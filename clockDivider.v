==> flow/design.v <==
module clockDivider(clockIn, clockOut);
	input clockIn;  
	output reg clockOut = 0;
	parameter divValue = 0;
	integer counterValue = 0;
	always @(posedge clockIn) begin
		if (counterValue == divValue)
			counterValue <= 0;
		else
			counterValue <= counterValue+1;
	end
	always @(posedge clockIn) begin
		if (counterValue == divValue)
			clockOut <= ~clockOut;
		else
			clockOut <= clockOut;
	end
endmodule
module clockDivider_testbench;
	reg clockIn;
	wire clockOut;
	clockDivider DUT (.clockIn(clockIn), .clockOut(clockOut));
	initial begin
		clockIn = 0;
	end
	always begin
		clockIn <= 0; #10; clockIn <= 1; #10;
	end
endmodule
# [Step by step through the tools: clockDivider]
# Tool output for the design above, in the order of the flow.
# Lines are those of the file above, counted from 1.
# The mark - stands for no value.
[design] design="clockDivider" clock_port="clockIn" cell_library="sky130hd" pvt_corner="tt_025C_1v80"

# [Word-level counts]
# Source: Yosys, flattened and elaborated, memories not mapped. Widths are those after wreduce; folded enables and synchronous resets count as part of the registers. Registers that Yosys merges into a memory's read port (data or address) are not register bits. Print and check cells do not count. Equal cells are merged and count once.
[bits] ff_bits=33 wordCells=5
[classes] add_sub_neg=1 n_logic=1 reduce_and_logical=1
[op_table] cell="adder 32 x 2 -> 32 bit with constant B" n=1
[op_table] cell="zero test 32 bit" n=1
[op_table] cell="NOT 1 bit" n=1

# [Depth]
# Yosys ltp: most cells in a row. Word level: on the elaborated netlist, between registers, memories and ports. Mapped: between sequential cells and ports; inverters and the memories' decode and read muxes count.
[logic_depth] ltp_word=1 abc_area=0 depth_mapped=6 ltp_nobuf=6

# [Mapped cells and area]
# The flow's flattened synthesis, as Yosys stat reports it; memories are mapped. The netlist is that of the ABC_AREA named above (0 if unset); the other value can give another one.
[types] cell_type="sky130_fd_sc_hd__dfxtp_1" n=32
[types] cell_type="sky130_fd_sc_hd__xnor2_1" n=26
[types] cell_type="sky130_fd_sc_hd__nand3_1" n=15
[types] cell_type="sky130_fd_sc_hd__nand4_1" n=10
[types] cell_type="sky130_fd_sc_hd__nor4_1" n=7
[types] cell_type="sky130_fd_sc_hd__nor4_4" n=2
[types] cell_type="sky130_fd_sc_hd__xor2_1" n=4
[types] cell_type="sky130_fd_sc_hd__edfxtp_1" n=1
[types] cell_type="sky130_fd_sc_hd__nor2_1" n=8
[types] cell_type="sky130_fd_sc_hd__nand2_1" n=7
[types] cell_type="sky130_fd_sc_hd__ha_1" n=2
[types] cell_type="sky130_fd_sc_hd__and3_2" n=3
[types] cell_type="sky130_fd_sc_hd__nand4_4" n=1
[types] cell_type="sky130_fd_sc_hd__and4_2" n=2
[types] cell_type="sky130_fd_sc_hd__inv_1" n=5
[types] cell_type="sky130_fd_sc_hd__nand3_4" n=1
[types] cell_type="sky130_fd_sc_hd__nand4_2" n=1
[types] cell_type="sky130_fd_sc_hd__or4_4" n=1
# Not listed: further types 9, cells in them 11.
[synth_totals] cell_count=139 mapped_area_um2=1431.4 seq_area_um2=670.6 ff_cells=33 buf_cells=3

# [Timing after synthesis]
# Source: OpenSTA report_checks on the synthesized netlist (no wires, ideal clock, input and output delay 20% of the period each), path of least setup slack; recovery checks are left aside. Register names are those of the netlist, which keeps one name where synthesis merged equal registers.
[synth_path] path_type="flip-flop to flip-flop" from="reg counterValue[0]" to="reg counterValue[14]" tclk_ns=1.87 setup_time_ns=0.072 launch_ns=0.000 arrival_ns=1.455 path_slack_ns=0.343 path_delay_ns=1.527 stages=6 synth_period_reached_ns=1.527
# "path_delay_ns" = arrival - input delay + setup time.
# "stages": output pins that drive a net of the path, with the launching flip-flop's if there is one; two outputs of one cell count as two.
# "synth_period_reached_ns" = period - worst setup slack (recovery checks aside). The figure is calculated, with input and output delays left at 20% of the set period.
# The rows between start and end are the longest chain of elaborated cells between them; the timing report does not say that the signal goes this way. Where chains are equally long, one stands for them.
# A line is the first line of the expression or statement that the cell stems from. Yosys adds cells for indexed reads and writes and turns some case tables into memories.
[synth_via] path_cell_list="sky130_fd_sc_hd__dfxtp_1 sky130_fd_sc_hd__ha_1 sky130_fd_sc_hd__nand3_1 sky130_fd_sc_hd__or4_4 sky130_fd_sc_hd__nor2_2 sky130_fd_sc_hd__xor2_1" elab_chain_len=1
[synth_lines] item="from (decl)" line=5 source="integer counterValue = 0;"
[synth_lines] item="from (assign)" line=8 source="counterValue <= 0;"
[synth_lines] item="from (assign)" line=10 source="counterValue <= counterValue+1;"
[synth_lines] item="adder 32 x 2 -> 32 bit" line=10
[synth_lines] item="to (assign)" line=8
[synth_lines] item="to (assign)" line=10
[synth_lines] item="to (decl)" line=5

# [Timing after layout]
# Path of least setup slack in the final report of flow run 1 (OpenROAD, finished layout, wires in). Where an end is a register, its clock arrival counts in the times.
[layout_path] path_type="flip-flop to flip-flop" from="reg counterValue[0]" to="reg clockOut" tclk_ns=2.11 setup_time_ns=0.28 launch_ns=0.34 arrival_ns=1.65 path_slack_ns=0.51 stages=6
# The rows between start and end are the longest chain of elaborated cells between them; the timing report does not say that the signal goes this way. Where chains are equally long, one stands for them.
[layout_via] path_cell_list="sky130_fd_sc_hd__dfxtp_2 sky130_fd_sc_hd__inv_1 sky130_fd_sc_hd__ha_1 sky130_fd_sc_hd__nor4b_1 sky130_fd_sc_hd__nand4_1 sky130_fd_sc_hd__nor2_4" elab_chain_len=1
[layout_lines] item="from (decl)" line=5 source="integer counterValue = 0;"
[layout_lines] item="from (assign)" line=8 source="counterValue <= 0;"
[layout_lines] item="from (assign)" line=10 source="counterValue <= counterValue+1;"
[layout_lines] item="zero test 32 bit" line=13 source="if (counterValue == divValue)"
[layout_lines] item="to (assign)" line=14 source="clockOut <= ~clockOut;"
[layout_lines] item="to (assign)" line=16 source="clockOut <= clockOut;"
[layout_lines] item="to (decl)" line=3 source="output reg clockOut = 0;"

Hand-over note for clockDivider

Below are 2 stored runs of the flow (Yosys, OpenROAD; platform sky130hd) on clockDivider, each with its settings and what was measured, unordered. Constraints: input delay and output delay 20% of the set period each, output load 0.01 pF.
"achieved clock period": clock period set for the run, less the worst setup slack. It is reckoned from that one timing run; input and output delays stay at 20% of the period that was set.
By "worst setup path time" is meant the share of the clock period that the worst setup path is allowed (20% is reserved at inputs, 20% at outputs), minus its slack. Clock arrival times at its registers enter into it.
"power": no workload was simulated; the value follows from the tool's default switching activity.
[flow run 1] settings: period_ns=2.11, CORE_UTILIZATION=63, SETUP_SLACK_MARGIN=0.45, PLACE_DENSITY_LB_ADDON=0.11, CORE_ASPECT_RATIO=0.81, CORE_MARGIN=9, CELL_PAD_IN_SITES_GLOBAL_PLACEMENT=0, CELL_PAD_IN_SITES_DETAIL_PLACEMENT=0, ABC_AREA=0, GPL_ROUTABILITY_DRIVEN=0, CAP_MARGIN=0, SLEW_MARGIN=15
[flow run 1] result: chip area after synthesis (Yosys) 1431.4 um^2, die area 4321.5 um^2, standard-cell area of the final layout 1591.5 um^2, utilization 74.4%, worst setup slack after layout 0.512 ns, total negative slack 0.000 ns, worst hold slack 0.476 ns, power 1031 µW, achieved clock period 1.598 ns, worst setup path time 1.60 ns, worst setup path kind flip-flop to flip-flop
[flow run 2] settings: period_ns=1.9, CORE_UTILIZATION=67, CAP_MARGIN=20, CORE_MARGIN=2, SLEW_MARGIN=20
[flow run 2] result: chip area after synthesis (Yosys) 1431.4 um^2, die area 2522.1 um^2, standard-cell area of the final layout 1522.7 um^2, utilization 76.8%, worst setup slack after layout 0.182 ns, total negative slack 0.000 ns, worst hold slack 0.467 ns, power 1083 µW, achieved clock period 1.718 ns, worst setup path time 1.72 ns, worst setup path kind flip-flop to flip-flop

End of note.
